==> flow/design.v <==
module multAdd4x8(
	input [0:7] a_pq, input [0:7] b_pq, 
	input [0:7] a_rs, input [0:7] b_rs, 
	output [0:16] c_mn
	);
	wire [0:15] ab_pq = a_pq*b_pq;
	wire [0:15] ab_rs = a_rs*b_rs;
	assign c_mn = ab_pq+ab_rs;
endmodule
module matMult4x4x8(
	input [0:7] a_11, input [0:7] b_11, 
	input [0:7] a_12, input [0:7] b_12, 
	input [0:7] a_21, input [0:7] b_21, 
	input [0:7] a_22, input [0:7] b_22, 
	output [0:16] c_11,
	output [0:16] c_12,
	output [0:16] c_21,
	output [0:16] c_22
	);
	multAdd4x8 ma_11 (a_11, b_11, a_12, b_21, c_11);
	multAdd4x8 ma_12 (a_11, b_12, a_12, b_22, c_12);
	multAdd4x8 ma_21 (a_21, b_11, a_22, b_21, c_21);
	multAdd4x8 ma_22 (a_21, b_12, a_22, b_22, c_22);
endmodule
module p_1a(
	input [0:7] a_11, input [0:7] b_11, 
	input [0:7] a_12, input [0:7] b_12, 
	input [0:7] a_21, input [0:7] b_21, 
	input [0:7] a_22, input [0:7] b_22, 
	output [0:16] c_11,
	output [0:16] c_12,
	output [0:16] c_21,
	output [0:16] c_22
	);
	matMult4x4x8 mm4x4x8 (	
		a_11, b_11, a_12, b_12,
		a_21, b_21, a_22, b_22,	
		c_11, c_12, c_21, c_22
		);
endmodule
module p_1b(
	input clk,
	input [0:7] a_11, input [0:7] b_11, 
	input [0:7] a_12, input [0:7] b_12, 
	input [0:7] a_21, input [0:7] b_21, 
	input [0:7] a_22, input [0:7] b_22, 
	output [0:16] c_11,
	output [0:16] c_12,
	output [0:16] c_21,
	output [0:16] c_22
	);
	wire [0:16] w_11, w_12, w_21, w_22;
	reg [0:16] r_11, r_12, r_21, r_22;
	assign c_11 = r_11;
	assign c_12 = r_12;
	assign c_21 = r_21;
	assign c_22 = r_22;
	matMult4x4x8 mm4x4x8 (	
		a_11, b_11, a_12, b_12,
		a_21, b_21, a_22, b_22,	
		w_11, w_12, w_21, w_22
		);
	always @(posedge clk) begin
		r_11 <= w_11;
		r_12 <= w_12;
		r_21 <= w_21;
		r_22 <= w_22;
	end
endmodule
module p_1c(
	input clk, input en, 
	input [0:7] a_11, input [0:7] b_11, 
	input [0:7] a_12, input [0:7] b_12, 
	input [0:7] a_21, input [0:7] b_21, 
	input [0:7] a_22, input [0:7] b_22, 
	output [0:16] c_11,
	output [0:16] c_12,
	output [0:16] c_21,
	output [0:16] c_22
	);
	wire [0:16] w_11, w_12, w_21, w_22;
	reg [0:16] r_11, r_12, r_21, r_22;
	assign c_11 = r_11;
	assign c_12 = r_12;
	assign c_21 = r_21;
	assign c_22 = r_22;
	matMult4x4x8 mm4x4x8 (	
		a_11, b_11, a_12, b_12,
		a_21, b_21, a_22, b_22,	
		w_11, w_12, w_21, w_22
		);
	always @(posedge clk) begin
		if (en) begin
			r_11 <= w_11;
			r_12 <= w_12;
			r_21 <= w_21;
			r_22 <= w_22;
		end
	end
endmodule
module p_1d(
	input clk, input rst, 
	input [0:7] a_11, input [0:7] b_11, 
	input [0:7] a_12, input [0:7] b_12, 
	input [0:7] a_21, input [0:7] b_21, 
	input [0:7] a_22, input [0:7] b_22, 
	output [0:16] c_11,
	output [0:16] c_12,
	output [0:16] c_21,
	output [0:16] c_22
	);
	wire [0:16] w_11, w_12, w_21, w_22;
	reg [0:16] r_11, r_12, r_21, r_22;
	assign c_11 = r_11;
	assign c_12 = r_12;
	assign c_21 = r_21;
	assign c_22 = r_22;
	matMult4x4x8 mm4x4x8 (	
		a_11, b_11, a_12, b_12,
		a_21, b_21, a_22, b_22,	
		w_11, w_12, w_21, w_22
		);
	always @(posedge clk) begin
		if (rst) begin
			r_11 <= 8'b0;
			r_12 <= 8'b0;
			r_21 <= 8'b0;
			r_22 <= 8'b0;
		end
		else begin
			r_11 <= w_11;
			r_12 <= w_12;
			r_21 <= w_21;
			r_22 <= w_22;
		end
	end
endmodule
module p_1e(
	input clk, input rst, 
	input [0:7] a_11, input [0:7] b_11, 
	input [0:7] a_12, input [0:7] b_12, 
	input [0:7] a_21, input [0:7] b_21, 
	input [0:7] a_22, input [0:7] b_22, 
	output [0:16] c_11,
	output [0:16] c_12,
	output [0:16] c_21,
	output [0:16] c_22
	);
	wire [0:16] w_11, w_12, w_21, w_22;
	reg [0:16] r_11, r_12, r_21, r_22;
	assign c_11 = r_11;
	assign c_12 = r_12;
	assign c_21 = r_21;
	assign c_22 = r_22;
	matMult4x4x8 mm4x4x8 (	
		a_11, b_11, a_12, b_12,
		a_21, b_21, a_22, b_22,	
		w_11, w_12, w_21, w_22
		);
	always @(posedge clk or posedge rst) begin
		if (rst) begin
			r_11 <= 8'b0;
			r_12 <= 8'b0;
			r_21 <= 8'b0;
			r_22 <= 8'b0;
		end
		else begin
			r_11 <= w_11;
			r_12 <= w_12;
			r_21 <= w_21;
			r_22 <= w_22;
		end
	end
endmodule
### From RTL to reports: p_1c

Tool output for the design above, in the order of the flow.
Line numbers count from 1 in the design file above.
Operators: Yosys type, input widths -> output width; for muxes data width and select width s.
The mark n/a stands for no value.

| set-up | value |
|---|---|
| top module | p_1c |
| clock port | clk |
| library | sky130hd |
| library corner | tt_025C_1v80 |

### Elaborated design

Yosys after proc, flatten, opt, wreduce and memory -nomap, before mapping. Enables and synchronous resets that opt folds into registers are not counted as muxes. Memory bits, and registers merged into a memory's read port (data or address), are not among the register bits. Print and check cells are not counted. Equal cells are merged and count once.

| word-level totals | value |
|---|---|
| flip-flop bits (word level) | 68 |
| input port bits | 66 |
| output and inout port bits | 68 |
| word-level cells | 16 |

| cells by class | value |
|---|---|
| add/subtract/negate cells | 4 |
| multipliers | 8 |

Operators by type and width:

| cell | number |
|---|---|
| $mul 8x8->16 | 8 |
| $add 16x16->17 | 4 |

### Depth

Longest topological path by Yosys (ltp), each cell counted once; first at word level (registers and memories cut), then after technology mapping (sequential cells cut; the memories' decode and read muxes count).

| depth | value |
|---|---|
| depth after elaboration | 2 |
| ABC_AREA | 0 |
| mapped depth | 21 |
| depth with buffers taken out | 20 |

### Synthesis result

Source: synth_stat.txt of the flow (Yosys; design flattened, memories mapped). It holds for the ABC_AREA given above (unset counts as 0); a run with the other value may have another netlist.

| synthesis totals | value |
|---|---|
| standard cells after synthesis | 2,077 |
| chip area (Yosys) | 19,746.4 sq um |
| area of sequential cells | 2,042.0 sq um |
| flip-flops | 68 |
| buffers | 64 |

Cells by type:

| cell | number | total area (sq um) |
|---|---|---|
| sky130_fd_sc_hd__fa_1 | 388 | 7,767.45 |
| sky130_fd_sc_hd__ha_1 | 260 | 3,253.12 |
| sky130_fd_sc_hd__and2_1 | 336 | 2.1E+03 |
| sky130_fd_sc_hd__edfxtp_1 | 68 | 2.04E+03 |
| sky130_fd_sc_hd__inv_1 | 534 | 2E+03 |
| sky130_fd_sc_hd__nand2_1 | 194 | 728.198 |
| sky130_fd_sc_hd__xnor2_1 | 36 | 315.302 |
| sky130_fd_sc_hd__clkbuf_1 | 64 | 240.23 |
| sky130_fd_sc_hd__a21oi_1 | 41 | 205.197 |
| sky130_fd_sc_hd__xor2_1 | 17 | 148.893 |
| sky130_fd_sc_hd__a21o_1 | 19 | 142.637 |
| sky130_fd_sc_hd__o21ai_0 | 23 | 115.11 |
| sky130_fd_sc_hd__nor2_1 | 22 | 82.579 |
| sky130_fd_sc_hd__o21a_1 | 10 | 75.072 |
| sky130_fd_sc_hd__o21bai_1 | 10 | 75.072 |
| sky130_fd_sc_hd__a211oi_1 | 8 | 60.058 |
| sky130_fd_sc_hd__nand3_1 | 9 | 45.043 |
| sky130_fd_sc_hd__a2111oi_4 | 1 | 27.526 |

Not listed: further types 25, cells in them 37.
By module: a second synthesis without flattening, with its own total; a netlist apart from the flattened one above.

| second synthesis, totals | value |
|---|---|
| cells (unflattened synthesis) | 2,008 |
| area total of the unflattened synthesis | 19,433.6 sq um |

Rows give one instance, submodules left out.

By module:

| module | times used | cells | area (sq um) | seq. area (sq um) |
|---|---|---|---|---|
| multAdd4x8 | 4 | 485 | 4,347.9 | 0.0 |
| p_1c | 1 | 68 | 2,042.0 | 2,042.0 |
| matMult4x4x8 | 1 | 0 | 0.0 | 0.0 |

### Path before layout

Path of least setup slack by OpenSTA after synthesis, without wires, with an ideal clock, recovery checks aside; 20% of the period is set as input and as output delay. Where synthesis merged equal registers, the netlist keeps one of their names.

| path after synthesis | value |
|---|---|
| path kind | input to register |
| start | input b_11[3] |
| end | register r_21[0] |
| clock period | 6.37 ns |
| external input delay | 1.274 ns |
| library setup time | 0.262 ns |
| launch time at the first pin | 1.274 ns |
| arrival | 5.929 ns |
| data required time | 6.108 ns |
| path slack | 0.180 ns |
| delay of the path | 4.917 ns |
| stages on the path | 19 |
| buffers on the path | 1 |
| synthesis period reached | 6.19 ns |

"delay of the path" is the arrival time less input delay plus setup time.
"stages on the path" counts driving pins, that of a launching flip-flop among them; a cell with two outputs on the path counts twice.
"synthesis period reached" = period - worst setup slack (recovery checks aside). The figure is calculated, with input and output delays left at 20% of the set period.
Between the ends stands the longest chain of elaborated cells between them, by number of cells; it is not shown to be the way that was timed. Of several equally long chains one is given.
A line is the first line of the expression or statement that the cell stems from. Yosys adds cells for indexed reads and writes and turns some case tables into memories.

| on the way, after synthesis | value |
|---|---|
| cell sequence | sky130_fd_sc_hd__clkbuf_1 -> sky130_fd_sc_hd__and2_1 -> sky130_fd_sc_hd__fa_1 -> sky130_fd_sc_hd__inv_1 -> sky130_fd_sc_hd__fa_1 -> sky130_fd_sc_hd__inv_1 -> sky130_fd_sc_hd__fa_1 -> sky130_fd_sc_hd__fa_1 -> sky130_fd_sc_hd__fa_1 -> sky130_fd_sc_hd__inv_1 -> sky130_fd_sc_hd__fa_1 -> sky130_fd_sc_hd__inv_1 -> sky130_fd_sc_hd__ha_1 -> sky130_fd_sc_hd__a21oi_1 -> sky130_fd_sc_hd__o21ai_0 -> sky130_fd_sc_hd__a211oi_1 -> sky130_fd_sc_hd__o21bai_1 -> sky130_fd_sc_hd__a211oi_1 -> sky130_fd_sc_hd__xnor2_1 |
| cells in the longest elaborated chain | 2 |
| elaborated cells on any way between the ends | 2 |
| source lines of those cells | 2 |
| classes of those cells | add/sub (1); mul (1) |

RTL lines, path after synthesis:

| item | line | text |
|---|---|---|
| from (decl) | 72 | `input [0:7] a_11, input [0:7] b_11,` |
| $mul 8x8->16 | 6 | `wire [0:15] ab_pq = a_pq*b_pq;` |
| $add 16x16->17 | 8 | `assign c_mn = ab_pq+ab_rs;` |
| to (assign) | 96 | `r_21 <= w_21;` |
| to (decl) | 82 | `reg [0:16] r_11, r_12, r_21, r_22;` |

### Worst path after layout

Path of least setup slack in the final report of run 1 (OpenROAD, finished layout, wires in). Where an end is a register, its clock arrival counts in the times.

| path post-layout | value |
|---|---|
| path kind | input to register |
| start | input b_12[2] |
| end | register r_22[0] |
| clock period | 6.61 ns |
| external input delay | 1.32 ns |
| library setup time | 0.25 ns |
| launch time at the first pin | 1.32 ns |
| arrival | 6.55 ns |
| data required time | 6.74 ns |
| path slack | 0.19 ns |
| stages on the path | 21 |
| buffers on the path | 3 |

Between the ends stands the longest chain of elaborated cells between them, by number of cells; it is not shown to be the way that was timed. Of several equally long chains one is given.

| on the way, post-layout | value |
|---|---|
| cell sequence | sky130_fd_sc_hd__clkdlybuf4s50_1 -> sky130_fd_sc_hd__buf_6 -> sky130_fd_sc_hd__buf_12 -> sky130_fd_sc_hd__and2_1 -> sky130_fd_sc_hd__fa_1 -> sky130_fd_sc_hd__inv_1 -> sky130_fd_sc_hd__fa_1 -> sky130_fd_sc_hd__inv_1 -> sky130_fd_sc_hd__fa_1 -> sky130_fd_sc_hd__fa_1 -> sky130_fd_sc_hd__fa_1 -> sky130_fd_sc_hd__inv_1 -> sky130_fd_sc_hd__fa_1 -> sky130_fd_sc_hd__inv_1 -> sky130_fd_sc_hd__ha_1 -> sky130_fd_sc_hd__o21ai_1 -> sky130_fd_sc_hd__nand2b_1 -> sky130_fd_sc_hd__o311a_4 -> sky130_fd_sc_hd__a211oi_4 -> sky130_fd_sc_hd__o21a_1 -> sky130_fd_sc_hd__nor3_2 |
| cells in the longest elaborated chain | 2 |
| elaborated cells on any way between the ends | 2 |
| source lines of those cells | 2 |
| classes of those cells | add/sub (1); mul (1) |

RTL lines, path post-layout:

| item | line | text |
|---|---|---|
| from (decl) | 73 | `input [0:7] a_12, input [0:7] b_12,` |
| $mul 8x8->16 | 6 | `wire [0:15] ab_pq = a_pq*b_pq;` |
| $add 16x16->17 | 8 | `assign c_mn = ab_pq+ab_rs;` |
| to (assign) | 97 | `r_22 <= w_22;` |
| to (decl) | 82 | `reg [0:16] r_11, r_12, r_21, r_22;` |

Top module p_1c; platform sky130hd; tools Yosys and OpenROAD; 2 stored runs in no particular order. Input and output delays are each 20% of the period that was set; the output load is 0.01 pF.
"time of the worst setup path": the worst setup path's part of the clock period (all of it between registers, 20% less for each end at a port) less its slack. A launch clock that arrives late makes it longer, a capture clock that arrives late makes it shorter.
A setting shown as . is not set for that run.

| stored run | period_ns | CAP_MARGIN | CORE_MARGIN | CORE_UTILIZATION | SLEW_MARGIN | SETUP_SLACK_MARGIN | PLACE_DENSITY_LB_ADDON | CORE_ASPECT_RATIO | CELL_PAD_IN_SITES_GLOBAL_PLACEMENT | GPL_TIMING_DRIVEN | CTS_CLUSTER_SIZE | CTS_CLUSTER_DIAMETER | MIN_ROUTING_LAYER | setup slack of the critical path (ns) | summed negative setup slack (ns) | utilization after routing (%) | worst hold slack (ns) | die footprint (sq um) | chip area after synthesis (Yosys) (sq um) | time of the worst setup path (ns) | kind of the worst setup path |
|---|---|---|---|---|---|---|---|---|---|---|---|---|---|---|---|---|---|---|---|---|---|
| run 1 | 6.61 | 20 | 2 | 40 | 20 | . | . | . | . | . | . | . | . | 0.191 | 0.000 | 49.4 | 1.597 | 51,159.7 | 19,746.4 | 5.10 | input to register |
| run 2 | 4.33 | 20 | 2 | 18 | 5 | 0.17 | 0.09 | 1.14 | 1 | 1 | 83 | 344 | met1 | -1.261 | -47.448 | 28.2 | 1.105 | 112,374.0 | 19,746.4 | 4.72 | input to register |
